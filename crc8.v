==> flow/design.v <==
`timescale 1ns / 1ps
module crc8(
	input clk,
	input ce,
	input rst,
	input xin,
	output reg [7:0] crc = 8'hFF
	);
	reg [7:0] xin_buf = 0;  
	reg [2:0] cnt_bit_xin = 0;  
	reg busy_crc = 0;  
	reg [2:0] cnt_bit_crcin = 7;  
	always @ (posedge clk) begin
		xin_buf <= ce ? {xin, xin_buf[7:1]} : xin_buf;
		cnt_bit_xin <= rst ? 0 : ce ? cnt_bit_xin + 1 : cnt_bit_xin;
		busy_crc <= (cnt_bit_crcin == 0) ? 0 : (ce & (cnt_bit_xin == 7)) ? 1 : busy_crc;
		cnt_bit_crcin <= busy_crc ? cnt_bit_crcin - 1 : cnt_bit_crcin;
	end
	wire xin_crc;
	assign xin_crc = xin_buf[cnt_bit_crcin];
	always @ (posedge clk)
		if (rst)
			crc <= 8'hFF;
		else if (busy_crc) begin
			crc[7] <= crc[6];
			crc[6] <= crc[5];
			crc[5] <= crc[4] ^ crc[7] ^ xin_crc;
			crc[4] <= crc[3] ^ crc[7] ^ xin_crc;
			crc[3] <= crc[2];
			crc[2] <= crc[1];
			crc[1] <= crc[0];
			crc[0] <= crc[7] ^ xin_crc;
		end
endmodule
* From RTL to reports: crc8
Tool output for the design above, in the order of the flow.
Line numbers count from 1 in the design file above.
Cell names lack the library's common part.
Not given: n/a
- Top :: crc8
- Clock input :: clk
- Cell library :: sky130hd
- Corner :: tt_025C_1v80

* Word-level counts
Counts by Yosys on the flattened word-level netlist (proc, flatten, opt, wreduce; memories kept). Register bits leave out memories and registers merged into their read ports (data or address); mux counts leave out enables and synchronous resets folded into registers. Print and check cells are left out. Cells with the same type and inputs are merged into one.
- Register bits after elaboration :: 23
- Output and inout bits :: 8
- Input port bits :: 4
- Cells after elaboration :: 23
- Shift operators :: 1
- Add/subtract/negate cells :: 2
- Bitwise logic cells :: 6
- Reductions and logical operators :: 1
- Eq/ne operators :: 1
** Operators by type and width (count)
- 8-bit by 3-bit variable part select with 1-bit output :: 1
- 1-bit bitwise XOR :: 5
- 3-bit by 1-bit adder with 3-bit output (second input constant) :: 1
- 3-bit by 1-bit subtractor with 3-bit output (second input constant) :: 1
- 3-bit equality test (second input constant) :: 1
- 3-bit logical NOT :: 1
- 1-bit bitwise AND :: 1

* Longest topological paths
Depth = most cells in a row (Yosys ltp): at word level without a register or memory, in the mapped netlist without a sequential cell, where the memories' decode and read muxes count.
- Depth in word-level cells :: 2
- ABC_AREA :: 1
- Gate-level depth with buffers :: 8
- Mapped depth without buffers :: 8

* Mapped cells and area
Yosys stat after the flow's synthesis: flattened, memories mapped to cells. It holds for the ABC_AREA given above (unset counts as 0); a run with the other value may have another netlist.
** Cell types
- edfxtp_1 :: count 11, area in all 330.317 sq um
- dfxtp_1 :: count 12, area in all 240.23 sq um
- nand2_1 :: count 23, area in all 86.333 sq um
- inv_1 :: count 18, area in all 67.565 sq um
- nand3_1 :: count 13, area in all 65.062 sq um
- ha_1 :: count 4, area in all 50.048 sq um
- nand3_2 :: count 3, area in all 30.029 sq um
- xor2_1 :: count 3, area in all 26.275 sq um
- a21oi_1 :: count 4, area in all 20.019 sq um
- nor2_1 :: count 5, area in all 18.768 sq um
- o21ai_0 :: count 3, area in all 15.014 sq um
- buf_6 :: count 1, area in all 11.261 sq um
- a22o_1 :: count 1, area in all 8.758 sq um
- xnor2_1 :: count 1, area in all 8.758 sq um
- nand2_2 :: count 1, area in all 6.256 sq um
- inv_2 :: count 1, area in all 3.754 sq um
- Area of sequential cells :: 0.0005705 sq mm
- Flip-flops :: 23
- Cells in the netlist :: 104
- Chip area (Yosys) :: 0.0009884 sq mm
- Buffer cells :: 1

* Path before layout
OpenSTA on the mapped netlist: ideal clock, no wires. The path of least setup slack (recovery checks aside). Input and output delay are each 20% of the period. Register names are those of the netlist, which keeps one name where synthesis merged equal registers.
- Kind :: flip-flop to flip-flop
- Start point :: register cnt_bit_crcin[0]
- End point :: register crc[4]
- Launch time at the first pin :: 0.000 ns
- Period :: 1.51 ns
- Stages :: 9
- Arrival :: 0.987 ns
- Delay of the path :: 1.102 ns
- Buffers on the path :: 0
- Setup slack :: 0.408 ns
- Required time :: 1.395 ns
- Library setup time :: 0.115 ns
- Synthesis period reached :: 1.102 ns
"delay of the path" = arrival - input delay + setup time.
"stages" counts driving pins, that of a launching flip-flop among them; a cell with two outputs on the path counts twice.
"synthesis period reached" = period - worst setup slack (recovery checks aside). The figure is calculated, with input and output delays left at 20% of the set period.
Between the ends stands the longest chain of elaborated cells between them, by number of cells; it is not shown to be the way that was timed. Of several equally long chains one is given.
A line is the first line of the expression or statement that the cell stems from. Yosys adds cells for indexed reads and writes and turns some case tables into memories.
- Cell sequence :: edfxtp_1 inv_2 nand2_1 nand3_2 nand3_2 nand2_2 nand2_1 nand3_1 nand2_1
- Cells in the longest elaborated chain :: 2
- Elaborated cells between the ends (all ways) :: 2
- RTL lines with such cells :: 2
- Classes of those cells :: shift: 1; logic: 1
** Ends and longest elaborated chain, after synthesis
- start: declaration :: line 12 : reg [2:0] cnt_bit_crcin = 7;
- start: assignment :: line 17 : cnt_bit_crcin <= busy_crc ? cnt_bit_crcin - 1 : cnt_bit_crcin;
- 8-bit by 3-bit variable part select with 1-bit output :: line 20 : assign xin_crc = xin_buf[cnt_bit_crcin];
- 1-bit bitwise XOR :: line 28 : crc[4] <= crc[3] ^ crc[7] ^ xin_crc;
- end: assignment :: line 23 : crc <= 8'hFF;
- end: assignment :: line 28
- end: declaration :: line 7 : output reg [7:0] crc = 8'hFF

* Timing after layout
From the final timing report of job 1: the path of least setup slack in the routed layout; clock arrival at registers is part of the times.
- Kind :: flip-flop to output port
- Start point :: register crc[7]
- End point :: output port crc[7]
- Buffers on the path :: 1
- Stages :: 2
- Period :: 1.75 ns
- Required time :: 1.40 ns
- Arrival :: 1.34 ns
- External output delay :: 0.35 ns
- Setup slack :: 0.06 ns
- Launch time at the first pin :: 0.31 ns
- Cell sequence :: dfxtp_1 clkdlybuf4s50_1
- Cells in the longest elaborated chain :: 0
- Elaborated cells between the ends (all ways) :: 0
- RTL lines with such cells :: 0
** Ends and longest elaborated chain, post-layout
- start: declaration :: line 7 : output reg [7:0] crc = 8'hFF
- start: assignment :: line 23 : crc <= 8'hFF;
- start: assignment :: line 25 : crc[7] <= crc[6];
- end: declaration :: line 7

==> runs of crc8 <==
Top module crc8; platform sky130hd; tools Yosys and OpenROAD; 2 stored runs in no particular order. Input and output delays are each 20% of the period that was set; the output load is 0.01 pF.
"worst path time" means the part of the period allowed to the worst setup path (the constraints hold back 20% at inputs and 20% at outputs) less its slack; where the path has registers, the arrival times of their clocks count too.

** Job 1
- Settings :: period_ns=1.75; CORE_UTILIZATION=35; SETUP_SLACK_MARGIN=-0.06; PLACE_DENSITY_LB_ADDON=0.29; CELL_PAD_IN_SITES_GLOBAL_PLACEMENT=2; CELL_PAD_IN_SITES_DETAIL_PLACEMENT=2; TNS_END_PERCENT=80; ABC_AREA=1; GPL_ROUTABILITY_DRIVEN=1; CTS_CLUSTER_SIZE=58; CTS_CLUSTER_DIAMETER=288; CAP_MARGIN=40; MIN_ROUTING_LAYER=met1; CORE_MARGIN=2; SLEW_MARGIN=20
- Synthesized cell area :: 0.0009884 sq mm
- Overall die area :: 0.003265 sq mm
- Standard-cell area after routing :: 0.0011599 sq mm
- Utilization after layout :: 0.428
- Worst setup slack after layout :: 0.059 ns
- Post-route setup TNS :: 0.000 ns
- Worst hold slack after layout :: 0.478 ns
- Worst path time :: 1.34 ns
- Critical path type :: flip-flop to output port

** Job 2
- Settings :: period_ns=2.62; CORE_UTILIZATION=19; SETUP_SLACK_MARGIN=0.66; PLACE_DENSITY_LB_ADDON=0.17; CORE_ASPECT_RATIO=0.94; CORE_MARGIN=3; CELL_PAD_IN_SITES_GLOBAL_PLACEMENT=3; TNS_END_PERCENT=15; CTS_CLUSTER_SIZE=75; SLEW_MARGIN=0; CAP_MARGIN=20
- Synthesized cell area :: 0.0009622 sq mm
- Overall die area :: 0.0059546 sq mm
- Standard-cell area after routing :: 0.0012037 sq mm
- Utilization after layout :: 0.252
- Worst setup slack after layout :: 0.781 ns
- Post-route setup TNS :: 0.000 ns
- Worst hold slack after layout :: 0.457 ns
- Worst path time :: 1.31 ns
- Critical path type :: flip-flop to output port
