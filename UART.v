==> flow/design.v <==
`timescale 1ns / 1ps
module UART(
   input clk,
	input rx,  
	output [7:0] r_byte,
	output reg received = 0,
	output reg tx = 1,  
	input [7:0] t_byte,
	input transmit,
	output reg transmited = 0,
	output r_bit,  
	output r_bit_re,
	output t_bit,  
	output t_bit_re
   );
	parameter BCYC = 8;  
	parameter BCYC2 = 4;  
	reg [(BCYC2 - 1):0] cnt_r = 0;  
	reg [3:0] bit_cnt_r = 0;  
	reg busy_r = 0;  
	reg rx_t = 0;  
	reg [9:0] r_buf = 0;  
	wire start;  
	wire bit_r_time;  
	assign start = !rx & rx_t & !busy_r;
	assign bit_r_time = (cnt_r == (BCYC - 1));
	assign r_byte = r_buf[8:1];
	assign r_bit = rx_t;
	assign r_bit_re = bit_r_time & ~(bit_cnt_r == 9) & ~(bit_cnt_r == 0);
	always @ (posedge clk) begin
		rx_t <= rx;
		busy_r <= (bit_cnt_r == 10) ? 0 : start ? 1 : busy_r;
		cnt_r <= busy_r ? (cnt_r < (BCYC - 1)) ? cnt_r + 1 : 0 : (BCYC / 2);
		bit_cnt_r <= busy_r ? bit_r_time ? bit_cnt_r + 1 : bit_cnt_r : 0;
		r_buf <= bit_r_time ? {rx_t, r_buf[9:1]} : r_buf;
		received <= (bit_r_time & (r_buf[1] == 0) & (rx_t == 1)) & (bit_cnt_r == 9);
	end
	reg [(BCYC2 - 1):0] cnt_t = 0;  
	reg [3:0] bit_cnt_t = 0;  
	reg busy_t = 0;  
	reg [9:0] t_buf = 0;  
	reg bit_w_time_t = 0;   
	wire bit_w_time;  
	assign bit_w_time = (cnt_t == (BCYC - 1));
	assign t_bit = t_buf[1];
	assign t_bit_re = bit_w_time & ~bit_cnt_t[3];
	always @ (posedge clk) begin
		t_buf <= (transmit & !busy_t) ? {1'b1, t_byte, 1'b0} : bit_w_time ? (t_buf >> 1) : t_buf;
		busy_t <= (bit_cnt_t == 10) ? 0 : transmit ? 1 : busy_t;
		cnt_t <= busy_t ? (cnt_t < (BCYC - 1)) ? cnt_t + 1 : 0 : 3;
		bit_cnt_t <= busy_t ? bit_w_time ? bit_cnt_t + 1 : bit_cnt_t : 0;
		bit_w_time_t <= bit_w_time;
		tx <= busy_t ? bit_w_time ? t_buf[0] : tx : 1;
		transmited <= bit_w_time_t & (bit_cnt_t == 10);
	end
endmodule
=== Tool chain data of UART ===
The steps from the RTL of UART to its reports follow in flow order.
Line numbers count from 1 in the design file above.
Cell names lack the library's common part.
The mark - stands for no value.

* Design top: UART
* Clock port: clk
* Standard-cell library: sky130hd
* Timing corner: tt_025C_1v80

=== After elaboration ===
Yosys after proc, flatten, opt, wreduce and memory -nomap, before mapping. Memory bits, and registers merged into a memory's read port (data or address), are not among the register bits. Print and check cells are not counted. Equal cells are merged and count once.

* Flip-flop bits (word level): 43
* Input bits: 11
* Word-level cells: 52
* Output and inout bits: 15

* Bitwise gates (word level): 14
* $add $sub $neg: 4
* Equal/unequal tests: 5
* Magnitude comparators: 2
* Reduce/logical cells: 7
* Multiplexer cells: 4

{| class="wikitable"
|+ Operators with widths
! cell !! count
|-
| two-way mux 9 bit || 2
|-
| adder 4 x 1 -> 4 bit (second input constant) || 4
|-
| == test 4 bit (second input constant) || 3
|-
| bitwise AND 1 bit || 10
|-
| < comparator 4 x 3 -> 1 bit (second input constant) || 2
|-
| == test 4 x 3 -> 1 bit (second input constant) || 2
|-
| NOT 1 bit || 4
|-
| AND reduction 2 bit || 2
|-
| zero test 4 bit || 1
|-
| zero test 1 bit || 3
|-
| two-way mux 3 bit || 1
|-
| nonzero test 2 bit || 1
|-
| two-way mux 2 bit || 1
|}

=== Depth ===
Longest topological path by Yosys (ltp), each cell counted once; first at word level (registers and memories cut), then after technology mapping (sequential cells cut; the memories' decode and read muxes count).

* Depth after elaboration: 4
* ABC_AREA: 0
* Depth in mapped cells: 6
* Gate-level depth less buffers: 5

=== Netlist ===
The flow's flattened synthesis, as Yosys stat reports it; memories are mapped. The netlist is that of the ABC_AREA named above (0 if unset); the other value can give another one.

* Buffers: 12
* Chip area (Yosys): 1701.6 µm²
* Mapped cells: 160
* Sequential part of the area: 1011.0 µm²
* Flip-flops: 42

{| class="wikitable"
|+ Cells by type
! cell !! count !! area in all (µm²)
|-
| edfxtp_1 || 17 || 510.49
|-
| dfxtp_1 || 25 || 500.48
|-
| nand2_1 || 31 || 116.362
|-
| ha_1 || 8 || 100.096
|-
| buf_4 || 8 || 60.058
|-
| nand3_1 || 12 || 60.058
|-
| inv_1 || 10 || 37.536
|-
| a21oi_1 || 7 || 35.034
|-
| xnor2_1 || 4 || 35.034
|-
| o21ai_0 || 4 || 20.019
|-
| nor2b_1 || 3 || 18.768
|-
| or3_1 || 3 || 18.768
|-
| nor2_1 || 4 || 15.014
|-
| nor3b_1 || 2 || 15.014
|-
| and2_1 || 2 || 12.512
|-
| nand2b_1 || 2 || 12.512
|-
| buf_6 || 1 || 11.261
|-
| mux2_2 || 1 || 11.261
|}

Other cell types: 15; their cells: 16.

=== Path before layout ===
Source: OpenSTA report_checks on the synthesized netlist (no wires, ideal clock, input and output delay 20% of the period each), path of least setup slack; recovery checks are left aside. Register names are those of the netlist, which keeps one name where synthesis merged equal registers.

* Path type: register -> output
* Start point: register bit_cnt_r[0]
* End point: output r_bit_re
* Path delay: 1113 ps
* Stages on the path: 5
* Arrival time: 1113 ps
* Path buffers: 0
* Output delay: 436 ps
* Clock period: 2180 ps
* Path slack: 631 ps
* Launch time at the first pin: 0 ps
* Data required time: 1744 ps
* Synthesis period reached: 1549 ps

"path delay" is the arrival time less input delay plus setup time.
A path that ends at an output port has no setup time.
"stages on the path" counts driving pins, that of a launching flip-flop among them; a cell with two outputs on the path counts twice.
"synthesis period reached" = period - worst setup slack (recovery checks aside). The figure is calculated, with input and output delays left at 20% of the set period.
The rows between start and end are the longest chain of elaborated cells between them; the timing report does not say that the signal goes this way. Where chains are equally long, one stands for them.
Each line given opens the expression or statement behind the cell; cells for indexed reads and writes are added by Yosys, which also makes memories of some case tables.

* Cells stage by stage: dfxtp_1 > inv_1 > ha_1 > mux2_2 > a21oi_1
* Length of the longest elaborated chain: 4
* Elaborated cells between the ends (all ways): 6
* Classes of those cells: 1 x eq/ne; 4 x logic; 1 x reduce/logical

{| class="wikitable"
|+ RTL lines, path post-synthesis
! element !! line !! RTL
|-
| from (decl) || 19 || <nowiki>reg [3:0] bit_cnt_r = 0;</nowiki>
|-
| from (assign) || 34 || <nowiki>bit_cnt_r <= busy_r ? bit_r_time ? bit_cnt_r + 1 : bit_cnt_r : 0;</nowiki>
|-
| == test 4 bit || 29 || <nowiki>assign r_bit_re = bit_r_time & ~(bit_cnt_r == 9) & ~(bit_cnt_r == 0);</nowiki>
|-
| NOT 1 bit || 29 ||
|-
| bitwise AND 1 bit (2 in a row) || 29 ||
|-
| to (decl) || 12 || <nowiki>output r_bit_re,</nowiki>
|}

=== Timing after layout ===
Path of least setup slack in the final report of record 2 (OpenROAD, finished layout, wires in). Where an end is a register, its clock arrival counts in the times.
The report prints the path's times to 10 ps; the period is as set.

* Path type: register -> output
* Start point: register bit_cnt_r[0]
* End point: output r_bit_re
* Output delay: 360 ps
* Path slack: 20 ps
* Stages on the path: 6
* Arrival time: 1400 ps
* Data required time: 1420 ps
* Clock period: 1780 ps
* Launch time at the first pin: 290 ps
* Path buffers: 1

The rows between start and end are the longest chain of elaborated cells between them; the timing report does not say that the signal goes this way. Where chains are equally long, one stands for them.

* Cells stage by stage: dfxtp_4 > inv_2 > ha_2 > mux2_4 > a21oi_2 > buf_2
* Length of the longest elaborated chain: 4
* Elaborated cells between the ends (all ways): 6
* Classes of those cells: 1 x eq/ne; 4 x logic; 1 x reduce/logical

{| class="wikitable"
|+ RTL lines, path after layout
! element !! line !! RTL
|-
| from (decl) || 19 || <nowiki>reg [3:0] bit_cnt_r = 0;</nowiki>
|-
| from (assign) || 34 || <nowiki>bit_cnt_r <= busy_r ? bit_r_time ? bit_cnt_r + 1 : bit_cnt_r : 0;</nowiki>
|-
| == test 4 bit || 29 || <nowiki>assign r_bit_re = bit_r_time & ~(bit_cnt_r == 9) & ~(bit_cnt_r == 0);</nowiki>
|-
| NOT 1 bit || 29 ||
|-
| bitwise AND 1 bit (2 in a row) || 29 ||
|-
| to (decl) || 12 || <nowiki>output r_bit_re,</nowiki>
|}

Wiki page: UART / flow data

UART through Yosys and OpenROAD on sky130hd: 2 stored runs, unordered, with their settings and measured results. The constraints put input and output delay at 20% of the set period each and load the outputs with 0.01 pF.
"achieved period": clock period set for the run, less the worst setup slack. It is reckoned from that one timing run; input and output delays stay at 20% of the period that was set.
"worst path time": the worst setup path's part of the clock period (all of it between registers, 20% less for each end at a port) less its slack. A launch clock that arrives late makes it longer, a capture clock that arrives late makes it shorter.
"power consumption": no workload was simulated; the value follows from the tool's default switching activity.
"worst path time" is given in steps of 10 ps.

=== Record 1 ===
{| class="wikitable"
! Setting !! Value
|-
| period_ns || 1.28
|-
| CORE_UTILIZATION || 66
|-
| SETUP_SLACK_MARGIN || 0.22
|-
| PLACE_DENSITY_LB_ADDON || 0.03
|-
| CORE_MARGIN || 6
|-
| CELL_PAD_IN_SITES_GLOBAL_PLACEMENT || 3
|-
| CELL_PAD_IN_SITES_DETAIL_PLACEMENT || 1
|-
| ABC_AREA || 1
|-
| GPL_ROUTABILITY_DRIVEN || 0
|-
| CTS_CLUSTER_SIZE || 32
|-
| CTS_CLUSTER_DIAMETER || 232
|-
| CAP_MARGIN || 40
|-
| SLEW_MARGIN || 10
|}
No results, placement failed with FLW-0024.

=== Record 2 ===
{| class="wikitable"
! Setting !! Value
|-
| period_ns || 1.78
|-
| CORE_UTILIZATION || 51
|-
| PLACE_DENSITY_LB_ADDON || 0.11
|-
| CORE_ASPECT_RATIO || 0.74
|-
| CELL_PAD_IN_SITES_DETAIL_PLACEMENT || 1
|-
| GPL_TIMING_DRIVEN || 0
|-
| SLEW_MARGIN || 30
|-
| CAP_MARGIN || 20
|-
| CORE_MARGIN || 2
|-
! Result !! Value
|-
| Achieved period || 1760 ps
|-
| Worst-case hold slack || 438 ps
|-
| Power consumption || 3.687 mW
|-
| Synthesis area || 1701.6 µm²
|-
| Area inside the die boundary || 3819.8 µm²
|-
| Standard-cell area after layout || 2179.6 µm²
|-
| Post-layout utilization || 66.7 %
|-
| Worst slack on setup checks || 20 ps
|-
| Worst path time || 1400 ps
|-
| Type of the worst setup path || register -> output
|}
